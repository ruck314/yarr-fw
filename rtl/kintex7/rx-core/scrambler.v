==> flow/design.v <==
module scrambler #
( 
    parameter TX_DATA_WIDTH = 64
)
(
    input [0:(TX_DATA_WIDTH-1)] data_in,
    output [(TX_DATA_WIDTH+1):0] data_out,
    input enable,
    input [1:0] sync_info,
    input clk,
    input rst
);
    integer i;
    reg [((TX_DATA_WIDTH*2)-7):0] poly;
    reg [((TX_DATA_WIDTH*2)-7):0] scrambler;
    reg [0:(TX_DATA_WIDTH-1)] tempData = {TX_DATA_WIDTH{1'b0}};
    reg xorBit;
    always @(scrambler,data_in)
    begin
        poly = scrambler;
        for (i=0;i<=(TX_DATA_WIDTH-1);i=i+1)
        begin
            xorBit = data_in[i] ^ poly[38] ^ poly[57];
            poly = {poly[((TX_DATA_WIDTH*2)-8):0],xorBit};
            tempData[i] = xorBit;
        end
    end
    always @(posedge clk)
    begin
        if (rst) begin
            scrambler        <= {122{1'b1}};  
        end
        else if (enable) begin
            scrambler <= poly;
        end
    end
    assign data_out = {sync_info, tempData};
endmodule
## Tool chain data of scrambler

What the tools print for scrambler, step after step.
Lines are those of the file above, counted from 1.
Operators: Yosys type, input widths -> output width; for muxes data width and select width s.
A cell with -- has no value.

| inputs | value |
|---|---|
| top module | scrambler |
| clock | clk |
| cell library | sky130hd |
| timing corner | tt_025C_1v80 |

## Word level

Source: Yosys, flattened and elaborated, memories not mapped. Widths are those after wreduce; folded enables and synchronous resets count as part of the registers. Registers that Yosys merges into a memory's read port (data or address) are not register bits. Print and check cells do not count. Equal cells are merged and count once.

| cells by class | value |
|---|---|
| equal/unequal tests | 0 |
| multiply operators | 0 |
| bitwise logic cells | 128 |
| divide/modulo/power cells | 0 |
| multiplexer cells | 0 |
| reductions and logical operators | 0 |
| add/subtract/negate cells | 0 |
| magnitude comparators | 0 |
| shift-type cells | 0 |

Operators with widths:

| kind | number |
|---|---|
| $xor 1x1->1 | 128 |

| storage and ports | value |
|---|---|
| memories kept | 0 |
| word width x clocked read ports | 0 |
| flip-flop bits (word level) | 58 |
| memory bits (writable) | 0 |
| latch bits | 0 |
| bits in read-only memories | 0 |

## Logic depth

Yosys ltp: most cells in a row. Word level: on the elaborated netlist, between registers, memories and ports. Mapped: between sequential cells and ports; inverters and the memories' decode and read muxes count.

| depth | value |
|---|---|
| depth after elaboration | 4 |
| ABC_AREA | 0 |
| gate-level depth with buffers | 5 |
| depth with buffers taken out | 3 |

## Mapped cells and area

Source: synth_stat.txt of the flow (Yosys; design flattened, memories mapped). It holds for the ABC_AREA given above (unset counts as 0); a run with the other value may have another netlist.

| mapped netlist | value |
|---|---|
| mapped cells | 381 |
| synthesis area | 3990.1 um^2 |
| flip-flop cells | 58 |
| buffers | 84 |
| sequential part of the area | 1161.1 um^2 |

Cells by type:

| cell type | number |
|---|---|
| sky130_fd_sc_hd__dfxtp_1 | 58 |
| sky130_fd_sc_hd__xnor2_1 | 73 |
| sky130_fd_sc_hd__buf_4 | 66 |
| sky130_fd_sc_hd__xor3_2 | 18 |
| sky130_fd_sc_hd__a21bo_2 | 19 |
| sky130_fd_sc_hd__a211o_1 | 20 |
| sky130_fd_sc_hd__xnor3_1 | 6 |
| sky130_fd_sc_hd__a21oi_1 | 25 |
| sky130_fd_sc_hd__nor2b_1 | 20 |
| sky130_fd_sc_hd__nor2_1 | 26 |
| sky130_fd_sc_hd__o21bai_1 | 13 |
| sky130_fd_sc_hd__xnor2_2 | 5 |
| sky130_fd_sc_hd__a21bo_1 | 6 |
| sky130_fd_sc_hd__xor2_1 | 6 |
| sky130_fd_sc_hd__clkbuf_1 | 10 |
| sky130_fd_sc_hd__buf_2 | 7 |
| sky130_fd_sc_hd__xor3_1 | 1 |
| sky130_fd_sc_hd__buf_1 | 1 |
| sky130_fd_sc_hd__inv_1 | 1 |

## Worst setup path after synthesis

OpenSTA on the mapped netlist: ideal clock, no wires. The path of least setup slack (recovery checks aside). Input and output delay are each 20% of the period. Register names are those of the netlist, which keeps one name where synthesis merged equal registers.

| path post-synthesis | value |
|---|---|
| path kind | register to output |
| start point | reg scrambler[25] |
| end point | out data_out[11] |
| arrival time | 1.124 ns |
| external output delay | 0.408 ns |
| driving pins on the path | 4 |
| delay of the path | 1.124 ns |
| data required time | 1.632 ns |
| period | 2.04 ns |
| buffers on the path | 1 |
| path slack | 0.508 ns |
| period reached after synthesis | 1.532 ns |

"delay of the path" is the arrival time less input delay plus setup time.
A path that ends at an output port has no setup time.
"driving pins on the path" counts driving pins, that of a launching flip-flop among them; a cell with two outputs on the path counts twice.
"period reached after synthesis" is the clock period less the worst setup slack; recovery checks do not enter. This is arithmetic on one report: input and output delays are still those of the set period (20% each).
The rows between start and end are the longest chain of elaborated cells between them; the timing report does not say that the signal goes this way. Where chains are equally long, one stands for them.
Each line given opens the expression or statement behind the cell; cells for indexed reads and writes are added by Yosys, which also makes memories of some case tables.

| between the ends, post-synthesis | value |
|---|---|
| path through | sky130_fd_sc_hd__dfxtp_1 sky130_fd_sc_hd__xor3_2 sky130_fd_sc_hd__xnor2_1 sky130_fd_sc_hd__buf_4 |
| cells in the longest elaborated chain | 4 |

Ends and longest elaborated chain, post-synthesis:

| what | line | source |
|---|---|---|
| start: assignment | 31 | `scrambler        <= {122{1'b1}};` |
| start: assignment | 34 | `scrambler <= poly;` |
| $xor 1x1->1 (4 in a row) | 23 | `xorBit = data_in[i] ^ poly[38] ^ poly[57];` |
| end: declaration | 7 | `output [(TX_DATA_WIDTH+1):0] data_out,` |

Some nets on the timed path still bear RTL names; the line given drives or declares the net.

Named nets, post-synthesis:

| signal | line |
|---|---|
| poly[50] | 23 |
| poly[11] | 23 |

## Worst path after layout

Path of least setup slack in the final report of flow run B (OpenROAD, finished layout, wires in). Where an end is a register, its clock arrival counts in the times.

| path post-layout | value |
|---|---|
| path kind | register to output |
| start point | reg scrambler[57] |
| end point | out data_out[24] |
| data required time | 1.37 ns |
| path slack | -0.11 ns |
| buffers on the path | 1 |
| driving pins on the path | 4 |
| external output delay | 0.34 ns |
| arrival time | 1.48 ns |
| period | 1.71 ns |

The rows between start and end are the longest chain of elaborated cells between them; the timing report does not say that the signal goes this way. Where chains are equally long, one stands for them.

| between the ends, post-layout | value |
|---|---|
| path through | sky130_fd_sc_hd__dfxtp_2 sky130_fd_sc_hd__xor3_2 sky130_fd_sc_hd__xnor2_2 sky130_fd_sc_hd__buf_2 |
| cells in the longest elaborated chain | 3 |

Ends and longest elaborated chain, post-layout:

| what | line | source |
|---|---|---|
| start: assignment | 31 | `scrambler        <= {122{1'b1}};` |
| start: assignment | 34 | `scrambler <= poly;` |
| $xor 1x1->1 (3 in a row) | 23 | `xorBit = data_in[i] ^ poly[38] ^ poly[57];` |
| end: declaration | 7 | `output [(TX_DATA_WIDTH+1):0] data_out,` |

Hand-over note for scrambler

Design scrambler on sky130hd. What follows are 2 stored runs of the flow, each under its own settings; their order means nothing. The constraints put input and output delay at 20% of the set period each and load the outputs with 0.01 pF.
"critical path time" is the time allowed to the run's worst setup path (the clock period less input and output delay, where it has them) less its slack. Clock arrival times count: a late capture clock shortens it, a late launch clock lengthens it.
By "total power after layout" is meant OpenSTA's value without simulated activity: inputs other than the clock are taken to toggle once in ten clock periods, and the tool carries that through the logic.

#### Flow run A

| setting | value |
|---|---|
| period_ns | `2.67` |
| CORE_UTILIZATION | `59` |
| PLACE_DENSITY_LB_ADDON | `0.24` |
| CELL_PAD_IN_SITES_DETAIL_PLACEMENT | `1` |
| TNS_END_PERCENT | `5` |
| GPL_ROUTABILITY_DRIVEN | `0` |
| CTS_CLUSTER_SIZE | `82` |
| CAP_MARGIN | `5` |
| MIN_ROUTING_LAYER | `met2` |
| CORE_MARGIN | `2` |
| SLEW_MARGIN | `20` |

Not finished: placement ended with error DPL-0033.

#### Flow run B

| setting | value |
|---|---|
| period_ns | `1.71` |
| SETUP_SLACK_MARGIN | `-0.11` |
| CAP_MARGIN | `20` |
| CORE_MARGIN | `2` |
| CORE_UTILIZATION | `40` |
| SLEW_MARGIN | `20` |

| result | value |
|---|---|
| setup slack of the critical path | -0.110 ns |
| critical path time | 1.48 ns |
| critical path type | register to output |
| standard-cell area after layout | 6125.9 um^2 |
| summed negative setup slack | -1.908 ns |
| synthesized cell area | 3990.1 um^2 |
| smallest hold slack | 0.509 ns |
| area of the die | 10790.0 um^2 |
| total power after layout | 7.422 mW |

End of note.
