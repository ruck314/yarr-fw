==> flow/design.v <==
module descrambler #
(
    parameter RX_DATA_WIDTH = 64
)
(
    data_in,
    data_out,
    enable,
    sync_info,
    clk, 
    rst
);
    input   [0:(RX_DATA_WIDTH+1)] data_in;   
    input                         enable;
    output  [(RX_DATA_WIDTH-1):0] data_out;
    output [1:0] sync_info;
    input              clk; 
    input              rst; 
    reg     [57:0]  descrambler;
    integer                            i;
    reg     [((RX_DATA_WIDTH*2)-7):0]  poly;
    reg     [0:(RX_DATA_WIDTH-1)]      tempData;
    reg     [(RX_DATA_WIDTH-1):0]      unscrambled_data_i;
    reg                                xorBit;
    wire    [0:63]                     data_scram;
    assign data_scram = data_in[2:65];
    assign sync_info = data_in[0:1];
    always @(descrambler,data_scram)
    begin
        poly = descrambler;
        for (i=0;i<=(RX_DATA_WIDTH-1);i=i+1)
        begin
            xorBit = data_scram[i] ^ poly[38] ^ poly[57];
            poly = {poly[((RX_DATA_WIDTH*2)-8):0],data_scram[i]};
            tempData[i] = xorBit;
        end
    end
    always @(posedge clk)
    begin
        if (rst) begin
            unscrambled_data_i <= 'h0;
            descrambler        <= {122{1'b1}};  
        end
        else if (enable) begin
            unscrambled_data_i <= tempData;
            descrambler        <= poly;
        end
    end
    assign data_out = unscrambled_data_i;
endmodule
# Tool chain data of descrambler
# The steps from the RTL of descrambler to its reports follow in flow order.
# Line numbers count from 1 in the design file above.
# Library cell names are shortened.
# A cell with -- has no value.
# setup
design	descrambler
clock	clk
lib	sky130hd
pvt_corner	tt_025C_1v80

# Word level
# Yosys after proc, flatten, opt, wreduce and memory -nomap, before mapping. Enables and synchronous resets that opt folds into registers are not counted as muxes. Memory bits, and registers merged into a memory's read port (data or address), are not among the register bits. Print and check cells are not counted. Equal cells are merged and count once.
# word_totals
regBits	122
in_bits	69
output_inout_bits	66
elab_cells	130
# op_classes
n_logic	128
# op_table
cell	count
bitwise XOR 1 bit	128

# Logic depth
# Longest topological path by Yosys (ltp), each cell counted once; first at word level (registers and memories cut), then after technology mapping (sequential cells cut; the memories' decode and read muxes count).
# logic_depth
word_depth	2
ABC_AREA	0
mapped_depth	6
depth_no_buf	3

# Netlist
# Yosys stat after the flow's synthesis: flattened, memories mapped to cells. It holds for the ABC_AREA given above (unset counts as 0); a run with the other value may have another netlist.
# mapped
mapped_cells	546
mapped_area_um2	5913.2
sequential_area_um2	2442.3
ff_cells	122
n_buf	44
# types
type	count	type_area_um2
dfxtp_1	122	2.44E+03
xor3_1	28	665.638
a211o_1	58	507.987
nor2b_1	58	362.848
o221ai_1	36	315.302
xor2_1	36	315.302
mux2i_1	28	280.269
nand2b_1	36	225.216
nand2_1	36	135.13
nand3b_1	18	135.13
nor3b_1	18	135.13
buf_6	11	123.869
nor2_1	28	105.101
buf_2	15	75.072
clkbuf_1	13	48.797
buf_4	2	15.014
buf_8	1	15.014
clkbuf_2	2	10.01

# Worst setup path after synthesis
# Path of least setup slack by OpenSTA after synthesis, without wires, with an ideal clock, recovery checks aside; 20% of the period is set as input and as output delay. Where synthesis merged equal registers, the netlist keeps one of their names.
# synth_path
path_kind	input port to flip-flop
start	input enable
end	register descrambler[51]
clock_period_ns	1.86
in_delay_ns	0.372
setup_time_ns	0.120
launch_ns	0.372
arrival_time_ns	1.148
required_time_ns	1.740
slack_ns	0.592
path_delay_ns	0.896
path_stages	5
path_buffers	4
period_less_setup_slack_ns	1.268
# "path_delay_ns" = arrival - input delay + setup time.
# "path_stages" counts driving pins, that of a launching flip-flop among them; a cell with two outputs on the path counts twice.
# "period_less_setup_slack_ns" is the clock period less the worst setup slack; recovery checks do not enter. This is arithmetic on one report: input and output delays are still those of the set period (20% each).
# synth_between
cell_sequence	buf_6 > buf_6 > buf_8 > buf_6 > a211o_1
elab_chain_len	0
cone_cells	0
lines_between	0
# synth_rtl
item	line	rtl
from (decl)	14	input                         enable;
to (assign)	42	descrambler        <= {122{1'b1}};
to (assign)	46	descrambler        <= poly;
to (decl)	19	reg     [57:0]  descrambler;

# Path in the finished layout
# Path of least setup slack in the final report of run 1 (OpenROAD, finished layout, wires in). Where an end is a register, its clock arrival counts in the times.
# layout_path
path_kind	flip-flop to output port
start	register unscrambled_data_i[10]
end	output data_out[10]
clock_period_ns	1.42
out_delay_ns	0.28
launch_ns	0.43
arrival_time_ns	0.88
required_time_ns	1.14
slack_ns	0.25
path_stages	2
path_buffers	1
# layout_between
cell_sequence	dfxtp_2 > buf_6
elab_chain_len	0
cone_cells	0
lines_between	0
# layout_rtl
item	line	rtl
from (decl)	23	reg     [(RX_DATA_WIDTH-1):0]      unscrambled_data_i;
from (assign)	41	unscrambled_data_i <= 'h0;
from (assign)	45	unscrambled_data_i <= tempData;
to (decl)	15	output  [(RX_DATA_WIDTH-1):0] data_out;

# Record of 2 stored runs of the RTL-to-layout flow on descrambler, platform sky130hd. The runs are unordered. Constraints: input delay and output delay 20% of the set period each, output load 0.01 pF.
# "timing.achieved_period_ns" is the run's clock period less its worst setup slack. It is reckoned from that one timing run; input and output delays stay at 20% of the period that was set.
# "worst_path_allowed_less_slack_ns" is the time allowed to the run's worst setup path (the clock period less input and output delay, where it has them) less its slack. Clock arrival times count: a late capture clock shortens it, a late launch clock lengthens it.
# By "final_power_uw" is meant OpenSTA's value without simulated activity: inputs other than the clock are taken to toggle once in ten clock periods, and the tool carries that through the logic.
# A setting shown as - is not set for that run.
setting or result,run 1,run 2
period_ns,1.42,1.39
CORE_UTILIZATION,50,37
SETUP_SLACK_MARGIN,0.37,-
PLACE_DENSITY_LB_ADDON,0.26,-
CORE_MARGIN,9,2
CELL_PAD_IN_SITES_GLOBAL_PLACEMENT,0,-
GPL_TIMING_DRIVEN,0,-
GPL_ROUTABILITY_DRIVEN,1,-
CTS_CLUSTER_SIZE,43,-
MAX_ROUTING_LAYER,met4,-
CAP_MARGIN,20,20
SLEW_MARGIN,20,20
PLACE_DENSITY,-,0.58
ABC_AREA,-,0
synthArea_um2,5913.2,5913.2
die_area_um2,16065.6,17009.4
stdcell_area_um2,8428.1,8110.3
layout_utilization_pct,73.5,51.4
timing.setup.ws_ns,0.255,0.055
tns_setup_ns,0.000,0.000
final_hold_ws_ns,0.186,0.312
final_power_uw,10356,10500
timing.achieved_period_ns,1.165,1.335
worst_path_allowed_less_slack_ns,0.88,1.06
worst_path_kind,flip-flop to output port,flip-flop to output port
